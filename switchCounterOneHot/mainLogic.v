==> flow/design.v <==
`timescale 1ns / 1ps
module mainLogic(
    input [15:0] sw,
    input clk,
    output [15:0] led,
    output [6:0] seg,
    output dp,
    output [3:0] an
    );
    assign led = sw;
    reg [6:0] seg_reg;
    reg [3:0] an_reg;
    wire [15:0] hex; 
    integer i;
    assign an = an_reg;
    assign seg = seg_reg;
    assign hex = sw;
    integer i = 16;
    reg display1, display2;
    parameter DIVISOR = 833333;  
    reg [31:0] counter = 0;   
    reg clk_out;
    always @(posedge clk) begin
            if (counter == DIVISOR - 1) begin
                counter <= 0;
                clk_out <= ~clk_out;   
                if(an_reg== 4'b1101) begin
                    an_reg = 4'b1110;
                end
                else begin
                    if (hex < 16'h3ff) begin
                        an_reg = 4'b1110;                 
                    end
                    else begin
                        an_reg = 4'b1101;                
                    end
                end
            end 
            else begin
                counter <= counter + 1;
            end
     end
    always @(posedge clk) begin        
        case(hex)
            16'h0: seg_reg[6:0] = 7'b1000000;     
            16'h1: seg_reg[6:0] = 7'b1111001;     
            16'h3: seg_reg[6:0] = 7'b0100100;     
            16'h7: seg_reg[6:0] = 7'b0110000;     
            16'hf:seg_reg[6:0] = 7'b0011001;    
            16'h1f:seg_reg[6:0] = 7'b0010010;   
            16'h3f:seg_reg[6:0] = 7'b0000010;   
            16'h7f:seg_reg[6:0] = 7'b1111000;   
            16'hff:seg_reg[6:0] = 7'b0000000;   
            16'h1ff:seg_reg[6:0] = 7'b0010000;  
            16'h3ff:                             
                begin
                    if (an_reg == 4'b1110) begin
                        seg_reg[6:0] = 7'b1000000;  
                    end
                    else begin
                         seg_reg[6:0] = 7'b1111001;  
                    end    
                end
            16'h7ff:                              
                begin
                    if (an_reg == 4'b1110) begin
                        seg_reg[6:0] = 7'b1111001;  
                    end
                    else begin
                         seg_reg[6:0] = 7'b1111001;  
                    end    
                end
            16'hfff:                             
                begin
                    if (an_reg == 4'b1110) begin
                        seg_reg[6:0] = 7'b0100100;  
                    end
                    else begin
                         seg_reg[6:0] = 7'b1111001;    
                    end    
                end
            16'h1fff:                             
                begin
                    if (an_reg == 4'b1110) begin
                        seg_reg[6:0] = 7'b0110000;  
                    end
                    else begin
                         seg_reg[6:0] = 7'b1111001;  
                    end    
                end
            16'h3fff:                             
                begin
                    if (an_reg == 4'b1110) begin
                        seg_reg[6:0] = 7'b0011001;  
                    end
                    else begin
                         seg_reg[6:0] = 7'b1111001;  
                    end    
                end
            16'h7fff:                             
                begin
                    if (an_reg == 4'b1110) begin
                        seg_reg[6:0] = 7'b0010010;  
                    end
                    else begin
                         seg_reg[6:0] = 7'b1111001;  
                    end    
                end
            16'hffff:                             
                begin
                    if (an_reg == 4'b1110) begin
                        seg_reg[6:0] = 7'b0000010;  
                    end
                    else begin
                         seg_reg[6:0] = 7'b1111001;  
                    end    
                end
            default: seg_reg[6:0] = 7'b0000000;
        endcase
    end
endmodule
Step by step through the tools: mainLogic
Tool output for the design above, in the order of the flow.
Lines are those of the file above, counted from 1.
Operators: Yosys type, input widths -> output width; for muxes data width and select width s.
Library cell names are shortened.
A cell with - has no value.

set-up
  top = mainLogic
  clock input = clk
  cell library = sky130hd
  corner = tt_025C_1v80

Word-level counts
Counts by Yosys on the flattened word-level netlist (proc, flatten, opt, wreduce; memories kept). Register bits leave out memories and registers merged into their read ports (data or address); mux counts leave out enables and synchronous resets folded into registers. Print and check cells are left out. Cells with the same type and inputs are merged into one.

storage and ports
  register bits = 43
  elaborated cells = 33

operators by class
  muxes and demuxes = 8
  order comparisons = 1
  $add $sub $neg = 1
  equality and inequality tests = 18
  reductions and logical operators = 2

operator list
  kind                   number
  $pmux 7 s15            1
  $mux 7                 5
  $add 32x1->32 const B  1
  $eq 32x20->1 const B   1
  $eq 16x1->1 const B    1
  $lt 16x10->1 const B   1
  $eq 16x10->1 const B   1
  $eq 16x11->1 const B   1
  $eq 16x12->1 const B   1
  $eq 16x13->1 const B   1
  $eq 16x14->1 const B   1
  $eq 16x15->1 const B   1
  $eq 16x16->1 const B   1
  $eq 16x2->1 const B    1
  $eq 16x3->1 const B    1
  $eq 16x4->1 const B    1
  $eq 16x5->1 const B    1
  $eq 16x6->1 const B    1
  $eq 16x7->1 const B    1
  $eq 16x9->1 const B    1
  $logic_not 16->1       1
  $eq 4x4->1 const B     2
  $mux 6                 1
  $reduce_or 2->1        1
  $mux 2                 1

Logic depth
Depth = most cells in a row (Yosys ltp): at word level without a register or memory, in the mapped netlist without a sequential cell, where the memories' decode and read muxes count.

depth
  depth after elaboration = 3
  ABC_AREA = 0
  gate-level depth with buffers = 7
  mapped depth without buffers = 7

Synthesis result
Yosys stat after the flow's synthesis: flattened, memories mapped to cells. It holds for the ABC_AREA given above (unset counts as 0); a run with the other value may have another netlist.
The area totals of this step are shown rounded.

mapped netlist
  mapped area = 2168 sq um
  mapped cells = 239
  buffers = 20
  mapped flip-flops = 41

cell types
  cell      number  area in all (sq um)
  dfxtp_1   39      780.749
  buf_4     20      150.144
  xnor2_1   17      148.893
  xor2_1    11      96.342
  nand3_1   19      95.091
  nor2_1    21      78.826
  nand4_1   10      62.56
  edfxtp_1  2       60.058
  nand2_1   16      60.058
  and3_1    9       56.304
  nor4_4    2       42.541
  nor4_1    6       37.536
  inv_1     8       30.029
  nor3_2    3       30.029
  and4_1    3       26.275
  ha_1      2       25.024
  nor3_1    5       25.024
  nand4_4   1       21.27

Not listed: further types 29, cells in them 45.

Path before layout
OpenSTA on the mapped netlist: ideal clock, no wires. The path of least setup slack (recovery checks aside). Input and output delay are each 20% of the period. Register names are those of the netlist, which keeps one name where synthesis merged equal registers.

timing path after synthesis
  path kind = input to register
  start = in sw[13]
  end = reg seg_reg[5]
  stages on the path = 4
  clock period = 2.74 ns
  data arrival time = 1.615 ns
  setup slack = 1.046 ns
  buffers on the path = 0
  path delay = 1.146 ns
  period reached after synthesis = 1.694 ns

"path delay" = arrival - input delay + setup time.
"stages on the path": output pins that drive a net of the path, with the launching flip-flop's if there is one; two outputs of one cell count as two.
"period reached after synthesis" = period - worst setup slack (recovery checks aside). The figure is calculated, with input and output delays left at 20% of the set period.
The rows between start and end are the longest chain of elaborated cells between them; the timing report does not say that the signal goes this way. Where chains are equally long, one stands for them.
Each line given opens the expression or statement behind the cell; cells for indexed reads and writes are added by Yosys, which also makes memories of some case tables.
At most two assigning lines are given for a register; there are more.

on the way, after synthesis
  cell sequence = or4_4 > nor3_2 > a41oi_1 > o211ai_1
  cells in the longest elaborated chain = 3

RTL lines, path after synthesis
  what                RTL line  source
  start: declaration  3         input [15:0] sw,
  $eq 16x11->1        44        case(hex)
  $reduce_or 2->1     -
  $pmux 7 s15         44
  end: assignment     45        16'h0: seg_reg[6:0] = 7'b1000000;
  end: assignment     46        16'h1: seg_reg[6:0] = 7'b1111001;
  end: declaration    11        reg [6:0] seg_reg;

Worst path after layout
Path of least setup slack in the final report of job 1 (OpenROAD, finished layout, wires in). Where an end is a register, its clock arrival counts in the times.

timing path after layout
  path kind = input to register
  start = in sw[6]
  end = reg seg_reg[4]
  setup slack = 0.02 ns
  clock period = 2.08 ns
  stages on the path = 6
  data arrival time = 2.29 ns
  buffers on the path = 1

The rows between start and end are the longest chain of elaborated cells between them; the timing report does not say that the signal goes this way. Where chains are equally long, one stands for them.
At most two assigning lines are given for a register; there are more.

on the way, after layout
  cell sequence = clkdlybuf4s50_1 > nor4_1 > nand3_1 > a2111oi_0 > a21oi_1 > nand3_1
  cells in the longest elaborated chain = 3

RTL lines, path after layout
  what                RTL line  source
  start: declaration  3         input [15:0] sw,
  $eq 16x11->1        44        case(hex)
  $reduce_or 2->1     -
  $pmux 7 s15         44
  end: assignment     45        16'h0: seg_reg[6:0] = 7'b1000000;
  end: assignment     46        16'h1: seg_reg[6:0] = 7'b1111001;
  end: declaration    11        reg [6:0] seg_reg;

Add stored flow runs of mainLogic

Top module mainLogic; platform sky130hd; tools Yosys and OpenROAD; 2 stored runs in no particular order. Input and output delays are each 20% of the period that was set; the output load is 0.01 pF.
By "achieved period" is meant the clock period of the run minus its worst setup slack. This is arithmetic on one report: input and output delays are still those of the set period (20% each).
"critical path time" = time allowed to the worst setup path (clock period - input delay - output delay, where it has them) - its slack; a late launch clock adds to it, a late capture clock takes from it.
By "total power after layout" is meant OpenSTA's value without simulated activity: inputs other than the clock are taken to toggle once in ten clock periods, and the tool carries that through the logic.
Results are given in rounded form.
A setting shown as -- is not set for that run.

item                                       job 1              job 2
period_ns                                  2.08               2.78
CORE_UTILIZATION                           32                 63
SETUP_SLACK_MARGIN                         -0.05              0.57
CORE_MARGIN                                10                 9
CELL_PAD_IN_SITES_DETAIL_PLACEMENT         1                  --
ABC_AREA                                   0                  --
CTS_CLUSTER_SIZE                           56                 58
CTS_CLUSTER_DIAMETER                       243                --
CAP_MARGIN                                 35                 5
SLEW_MARGIN                                20                 10
MIN_ROUTING_LAYER                          met2               met1
MAX_ROUTING_LAYER                          met4               met4
PLACE_DENSITY_LB_ADDON                     --                 0.27
CORE_ASPECT_RATIO                          --                 0.65
TNS_END_PERCENT                            --                 5
GPL_ROUTABILITY_DRIVEN                     --                 0
standard-cell area after routing (sq um)   2858               2590
critical path time (ns)                    1.64               1.22
worst setup path type                      input to register  input to output
achieved period (ns)                       2.057              2.332
post-route utilization (%)                 44.2               82.4
smallest setup slack (ns)                  0.023              0.448
full die area (sq um)                      10470              5927
total power after layout (W)               0.001565           0.001069
lowest hold slack (ns)                     0.482              0.464
summed negative setup slack (ns)           0.000              0.000
chip area after synthesis (Yosys) (sq um)  2168               2168
